==> flow/design.v <==
module control(clk, instruction, signals);
    input clk;
    input [7:0] instruction;
    output reg [13:0] signals;
    always @(posedge clk) begin
        if (instruction == 8'h0C | instruction == 8'h0D | instruction == 8'h0E ) begin
            signals = {6'b000001,instruction};
        end 
        if (instruction == 8'h0F | instruction == 8'h01 | instruction == 8'h02 ) begin
            signals = {6'b000001,instruction};
        end
        if (instruction == 8'h08 | instruction == 8'h09 | instruction == 8'h0A | instruction == 8'h0B ) begin
            signals = {6'b000011,instruction};
        end
        else if (instruction == 8'h80) begin
            signals = {6'b001000,instruction};
        end
        else if (instruction == 8'hB0) begin
            signals = {6'b000100,instruction};
        end
        else if (instruction == 8'h60 | instruction == 8'h70 | instruction == 8'h80 | instruction == 8'hC0) begin
            signals = {6'b010000,instruction};
        end
        else if (instruction == 8'hF0) begin
            signals = {6'b000000,instruction};
        end
        else signals = 14'h3FFF;
    end
endmodule
======== From RTL to reports: control ========
The steps from the RTL of control to its reports follow in flow order.
Line numbers count from 1 in the design file above.
Library cell names are shortened.
Not given: -
inputs
  top module .............................. control
  clock port .............................. clk
  standard-cell library ................... sky130hd
  library corner .......................... tt_025C_1v80

======== Word-level counts ========
Source: Yosys, flattened and elaborated, memories not mapped. Widths are those after wreduce; folded enables and synchronous resets count as part of the registers. Registers that Yosys merges into a memory's read port (data or address) are not register bits. Print and check cells do not count. Equal cells are merged and count once.
storage and ports
  register bits ........................... 14
  latch bits .............................. 0
  RAM bits ................................ 0
  bits in read-only memories .............. 0
  clocked read ports x word width ......... 0
  memories kept ........................... 0
  input port bits ......................... 9
  output and inout bits ................... 14
  elaborated cells ........................ 23
cells by class
  add/sub/neg operators ................... 0
  multiply operators ...................... 0
  divide/modulo/power cells ............... 0
  order comparisons ....................... 0
  equal/unequal tests ..................... 10
  shift operators ......................... 0
  multiplexer cells ....................... 5
  bitwise logic cells ..................... 6
  reduce/logical cells .................... 0
operator list
  operator                                count
  2-to-1 mux 14 bit                       4
  == test 8 x 4 -> 1 bit with constant B  4
  == test 8 bit with constant B           4
  == test 8 x 7 -> 1 bit with constant B  2
  2-to-1 mux 8 bit                        1
  bitwise OR 1 bit                        6

======== Depth ========
Longest topological path by Yosys (ltp), each cell counted once; first at word level (registers and memories cut), then after technology mapping (sequential cells cut; the memories' decode and read muxes count).
logic depth
  word-level depth ........................ 8
  ABC_AREA ................................ 0
  depth in mapped cells ................... 5
  gate-level depth less buffers ........... 3

======== Mapped cells and area ========
Source: synth_stat.txt of the flow (Yosys; design flattened, memories mapped). It holds for the ABC_AREA given above (unset counts as 0); a run with the other value may have another netlist.
Totals and module areas in this step are rounded.
cells by type
  cell      count  area in all (um^2)
  dfxtp_1   13     260.25
  nor4_4    2      42.541
  a21oi_1   7      35.034
  buf_6     3      33.782
  a31oi_1   3      18.768
  inv_1     5      18.768
  mux2_4    1      15.014
  nand2_1   4      15.014
  a22oi_2   1      12.512
  o221a_2   1      11.261
  mux2i_1   1      10.01
  o32ai_1   1      8.758
  or2_4     1      8.758
  a21o_1    1      7.507
  a22oi_1   1      7.507
  buf_4     1      7.507
  nor3b_1   1      7.507
  o21bai_1  1      7.507
Other cell types: 5; their cells: 5.
synthesis totals
  cells in the netlist .................... 53
  mapped area ............................. 0.00055 mm^2
  sequential part of the area ............. 0.00026 mm^2
  flip-flops .............................. 13
  buffers ................................. 5

======== Timing after synthesis ========
OpenSTA on the mapped netlist: ideal clock, no wires. The path of least setup slack (recovery checks aside). Input and output delay are each 20% of the period. Register names are those of the netlist, which keeps one name where synthesis merged equal registers.
timing path after synthesis
  kind .................................... in2reg
  start ................................... in instruction[5]
  end ..................................... reg signals[1]
  period .................................. 1550 ps
  external input delay .................... 310 ps
  library setup time ...................... 125 ps
  launch time at the first pin ............ 310 ps
  arrival ................................. 1118 ps
  data required time ...................... 1425 ps
  path slack .............................. 307 ps
  path delay .............................. 933 ps
  stages .................................. 5
  buffers on the path ..................... 2
  period reached after synthesis .......... 1243 ps
"path delay" = arrival - input delay + setup time.
"stages": output pins that drive a net of the path, with the launching flip-flop's if there is one; two outputs of one cell count as two.
"period reached after synthesis" is the clock period less the worst setup slack; recovery checks do not enter. This is arithmetic on one report: input and output delays are still those of the set period (20% each).
Between the ends stands the longest chain of elaborated cells between them, by number of cells; it is not shown to be the way that was timed. Of several equally long chains one is given.
Each line given opens the expression or statement behind the cell; cells for indexed reads and writes are added by Yosys, which also makes memories of some case tables.
At most two assigning lines are given for a register; there are more.
between the ends, after synthesis
  cell sequence ........................... buf_6 > or2_4 > nor4_4 > buf_6 > a22oi_2
  cells in the longest elaborated chain ... 8
  elaborated cells between the ends (all ways) .. 21
  those cells by class .................... eq/ne (10); mux (5); logic (6)
ends and longest elaborated chain, after synthesis
  item                    line  RTL
  from (decl)             3     input [7:0] instruction;
  == test 8 x 7 -> 1 bit  21    else if (instruction == 8'h60 | instruction == 8'h70 | instruction == 8'h80 | instruction == 8'hC0) begin
  bitwise OR 1 bit x3     21
  2-to-1 mux 14 bit       21
  2-to-1 mux 14 bit       18    else if (instruction == 8'hB0) begin
  2-to-1 mux 14 bit       15    else if (instruction == 8'h80) begin
  2-to-1 mux 8 bit        12    if (instruction == 8'h08 | instruction == 8'h09 | instruction == 8'h0A | instruction == 8'h0B ) begin
  to (assign)             10    signals = {6'b000001,instruction};
  to (assign)             13    signals = {6'b000011,instruction};
  to (decl)               4     output reg [13:0] signals;

Data sheet: physical implementation of control

Design control on sky130hd. What follows are 2 stored runs of the flow, each under its own settings; their order means nothing. The constraints put input and output delay at 20% of the set period each and load the outputs with 0.01 pF.

---- job 1 ----
settings
  period_ns = 1.73
  CORE_UTILIZATION = 69
  SETUP_SLACK_MARGIN = 0.39
  CORE_ASPECT_RATIO = 0.93
  TNS_END_PERCENT = 75
  GPL_TIMING_DRIVEN = 0
  CTS_CLUSTER_DIAMETER = 343
  MAX_ROUTING_LAYER = met4
  CAP_MARGIN = 20
  CORE_MARGIN = 2
  SLEW_MARGIN = 20
results
  did not finish, floorplanning stopped with PDN-0185

---- job 2 ----
settings
  period_ns = 1.14
  CORE_UTILIZATION = 62
  SETUP_SLACK_MARGIN = 0.33
  PLACE_DENSITY_LB_ADDON = 0.1
  HOLD_SLACK_MARGIN = 0.12
  CORE_MARGIN = 2
  CAP_MARGIN = 20
  SLEW_MARGIN = 20
results
  did not finish, floorplanning stopped with PDN-0185
