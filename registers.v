==> flow/design.v <==
module registers(clk, rst, wr_en, wr_dest, wr_data, rd_addr_1, rd_data_1, rd_addr_2, rd_data_2);
      input clk, rst, wr_en;
      input [3:0] wr_dest, rd_addr_1,rd_addr_2;
      output [15:0] wr_data, rd_data_1, rd_data_2;
      reg [15:0] reg_loc [7:0];  
      always @ (posedge clk or posedge rst) begin  
           if(rst) begin  
                reg_loc[0] <= 16'h0000;  
                reg_loc[1] <= 16'h0f00;  
                reg_loc[2] <= 16'h0050;  
                reg_loc[3] <= 16'hff0f;  
                reg_loc[4] <= 16'hf0ff;  
                reg_loc[5] <= 16'h0040;  
                reg_loc[6] <= 16'h0024;  
                reg_loc[7] <= 16'h00ff;
                reg_loc[8] <= 16'haaaa;
                reg_loc[9] <= 16'h0000;
                reg_loc[10] <= 16'h0000;
                reg_loc[11] <= 16'h0000;
                reg_loc[12] <= 16'hffff;
                reg_loc[13] <= 16'h0002;
                reg_loc[14] <= 16'h0000;
                reg_loc[15] <= 16'h0000;       
           end  
           else begin  
                if(wr_en) begin  
                     reg_loc[wr_dest] <= wr_data;  
                end  
           end  
      end
      assign rd_data_1 = ( rd_addr_1 == 0)? 16'b0 : reg_loc[rd_addr_1];  
      assign rd_data_2 = ( rd_addr_2 == 0)? 16'b0 : reg_loc[rd_addr_2];  
 endmodule 
== Reports on registers ==
What the tools print for registers, step after step.
Lines are those of the file above, counted from 1.
Operators carry their Yosys type and port widths (W data, S select, Z words).
Not given: n/a

* Top module: registers
* Clock: clk
* Cell library: sky130hd
* Corner: tt_025C_1v80

== Word level ==
Counts by Yosys on the flattened word-level netlist (proc, flatten, opt, wreduce). Print and check cells are left out. Cells with the same type and inputs are merged into one.

* Equal/unequal tests: 21
* Mux-type cells: 4
* Reduce/logical cells: 13

{| class="wikitable"
|+ Operators with widths
! operator !! count
|-
| $pmux W16 S8 || 2
|-
| $eq A3 B3 Y1 const B || 12
|-
| $mux W16 || 2
|-
| $eq A3 B2 Y1 const B || 6
|-
| $reduce_and A2 Y1 || 8
|-
| $eq A3 B1 Y1 const B || 3
|-
| $logic_not A3 Y1 || 3
|-
| $logic_not A4 Y1 || 2
|}

* Bits in registers: 128
* Input bits: 15
* Output and inout port bits: 48
* Word-level cells: 46

== Longest topological paths ==
Longest topological path by Yosys (ltp), each cell counted once; first at word level (registers and memories cut), then after technology mapping (sequential cells cut; the memories' decode and read muxes count).

* Depth in word-level cells: 3
* ABC_AREA: 0
* Gate-level depth with buffers: 4

== Mapped cells and area ==
Source: synth_stat.txt of the flow (Yosys; design flattened, memories mapped). It holds for the ABC_AREA given above (unset counts as 0); a run with the other value may have another netlist.
Totals and module areas in this step are rounded.

* Mapped cells: 66
* Mapped area: 447.9 um^2
* Sequential area: 0.0 um^2
* Flip-flops: 0

{| class="wikitable"
|+ Cell types
! cell !! count !! area in all (um^2)
|-
| sky130_fd_sc_hd__buf_4 || 32 || 240.23
|-
| sky130_fd_sc_hd__xnor2_1 || 4 || 35.034
|-
| sky130_fd_sc_hd__nand2b_1 || 5 || 31.28
|-
| sky130_fd_sc_hd__o21ai_0 || 6 || 30.029
|-
| sky130_fd_sc_hd__nand2_1 || 4 || 15.014
|-
| sky130_fd_sc_hd__and3_1 || 2 || 12.512
|-
| sky130_fd_sc_hd__buf_6 || 1 || 11.261
|-
| sky130_fd_sc_hd__nand3_1 || 2 || 10.01
|-
| sky130_fd_sc_hd__and2b_2 || 1 || 8.758
|-
| sky130_fd_sc_hd__or3b_1 || 1 || 8.758
|-
| sky130_fd_sc_hd__and2_2 || 1 || 7.507
|-
| sky130_fd_sc_hd__nand3b_1 || 1 || 7.507
|-
| sky130_fd_sc_hd__and2_1 || 1 || 6.256
|-
| sky130_fd_sc_hd__nor2b_1 || 1 || 6.256
|-
| sky130_fd_sc_hd__buf_2 || 1 || 5.005
|-
| sky130_fd_sc_hd__clkbuf_2 || 1 || 5.005
|-
| sky130_fd_sc_hd__conb_1 || 1 || 3.754
|-
| sky130_fd_sc_hd__inv_1 || 1 || 3.754
|}

== Worst setup path after synthesis ==
Path of least setup slack by OpenSTA after synthesis, without wires, with an ideal clock, recovery checks aside; 20% of the period is set as input and as output delay. Where synthesis merged equal registers, the netlist keeps one of their names.

* Path kind: input port to output port
* Start point: input rd_addr_1[2]
* End point: output rd_data_1[13]
* Period: 1.48 ns
* Input delay: 0.296 ns
* External output delay: 0.296 ns
* Arrival time: 1.183 ns
* Slack: 0.001 ns
* Path delay: 0.887 ns
* Stages: 4
* Buffers on the path: 2
* Synthesis period reached: 1.479 ns

"path delay" is the arrival time less input delay plus setup time.
At an output port there is no setup time.
"stages": output pins that drive a net of the path, with the launching flip-flop's if there is one; two outputs of one cell count as two.
"synthesis period reached" is the clock period less the worst setup slack; recovery checks do not enter. This is arithmetic on one report: input and output delays are still those of the set period (20% each).
The rows between start and end are the longest chain of elaborated cells between them; the timing report does not say that the signal goes this way. Where chains are equally long, one stands for them.
A line is the first line of the expression or statement that the cell stems from. Yosys adds cells for indexed reads and writes and turns some case tables into memories.

* Path through: sky130_fd_sc_hd__buf_6 > sky130_fd_sc_hd__or3b_1 > sky130_fd_sc_hd__o21ai_0 > sky130_fd_sc_hd__buf_4
* Cells in the longest elaborated chain: 3

{| class="wikitable"
|+ Ends and longest elaborated chain, after synthesis
! element !! line !! text
|-
| start, declared || 3 || <nowiki>input [3:0] wr_dest, rd_addr_1,rd_addr_2;</nowiki>
|-
| $eq A3 B3 Y1 || 31 || <nowiki>assign rd_data_1 = ( rd_addr_1 == 0)? 16'b0 : reg_loc[rd_addr_1];</nowiki>
|-
| $pmux W16 S8 || 31 ||
|-
| $mux W16 || 31 ||
|-
| end, declared || 4 || <nowiki>output [15:0] wr_data, rd_data_1, rd_data_2;</nowiki>
|}

Some nets on the timed path still bear RTL names; the line given drives or declares the net.

{| class="wikitable"
|+ Nets with RTL names, path after synthesis
! signal !! line
|-
| rd_data_1[12] || 31
|}

Subject: registers on sky130hd, stored results

Hello all,

2 stored runs of registers in the flow (synthesis by Yosys, layout by OpenROAD, sky130hd cells), in arbitrary order. Constraints: input delay and output delay 20% of the set period each, output load 0.01 pF.

Run 1
==> flow/run.sh <==
#!/bin/bash
# the make line also repeats the synthesis and layout settings of config.mk as NAME=value (left out here)
make -C /OpenROAD-flow-scripts/flow DESIGN_CONFIG=/design/flow/config.mk WORK_HOME=/design/flow/orfs CLKGATE_MAP_FILE= finish
==> flow/config.mk <==
export PLATFORM = sky130hd
export DESIGN_NAME = registers
export DESIGN_NICKNAME = registers
export VERILOG_FILES = /design/flow/design.v
export SDC_FILE = /design/flow/constraint.sdc
export NUM_CORES = 4
export LEC_CHECK = 0
export CAP_MARGIN = 20
export CORE_MARGIN = 2
export CORE_UTILIZATION = 69
export SLEW_MARGIN = 20
==> flow/constraint.sdc <==
create_clock -name core_clock -period 1.51 [get_ports {clk}]
set_input_delay 0.3020 -clock core_clock [delete_from_list [all_inputs] [get_ports {clk}]]
set_output_delay 0.3020 -clock core_clock [all_outputs]
set_load 0.01 [all_outputs]

==> results of run 1 <==
did not finish, floorplanning stopped with PDN-0185

Run 2
==> flow/run.sh <==
#!/bin/bash
# the make line also repeats the synthesis and layout settings of config.mk as NAME=value (left out here)
make -C /OpenROAD-flow-scripts/flow DESIGN_CONFIG=/design/flow/config.mk WORK_HOME=/design/flow/orfs CLKGATE_MAP_FILE= finish
==> flow/config.mk <==
export PLATFORM = sky130hd
export DESIGN_NAME = registers
export DESIGN_NICKNAME = registers
export VERILOG_FILES = /design/flow/design.v
export SDC_FILE = /design/flow/constraint.sdc
export NUM_CORES = 4
export LEC_CHECK = 0
export CAP_MARGIN = 20
export CORE_MARGIN = 5
export CORE_UTILIZATION = 69
export CTS_CLUSTER_DIAMETER = 145
export GPL_ROUTABILITY_DRIVEN = 0
export GPL_TIMING_DRIVEN = 1
export PLACE_DENSITY_LB_ADDON = 0.09
export SETUP_SLACK_MARGIN = 0.04
export SLEW_MARGIN = 20
export TNS_END_PERCENT = 45
==> flow/constraint.sdc <==
create_clock -name core_clock -period 2.46 [get_ports {clk}]
set_input_delay 0.4920 -clock core_clock [delete_from_list [all_inputs] [get_ports {clk}]]
set_output_delay 0.4920 -clock core_clock [all_outputs]
set_load 0.01 [all_outputs]

==> results of run 2 <==
did not finish, floorplanning stopped with PDN-0185

Thanks
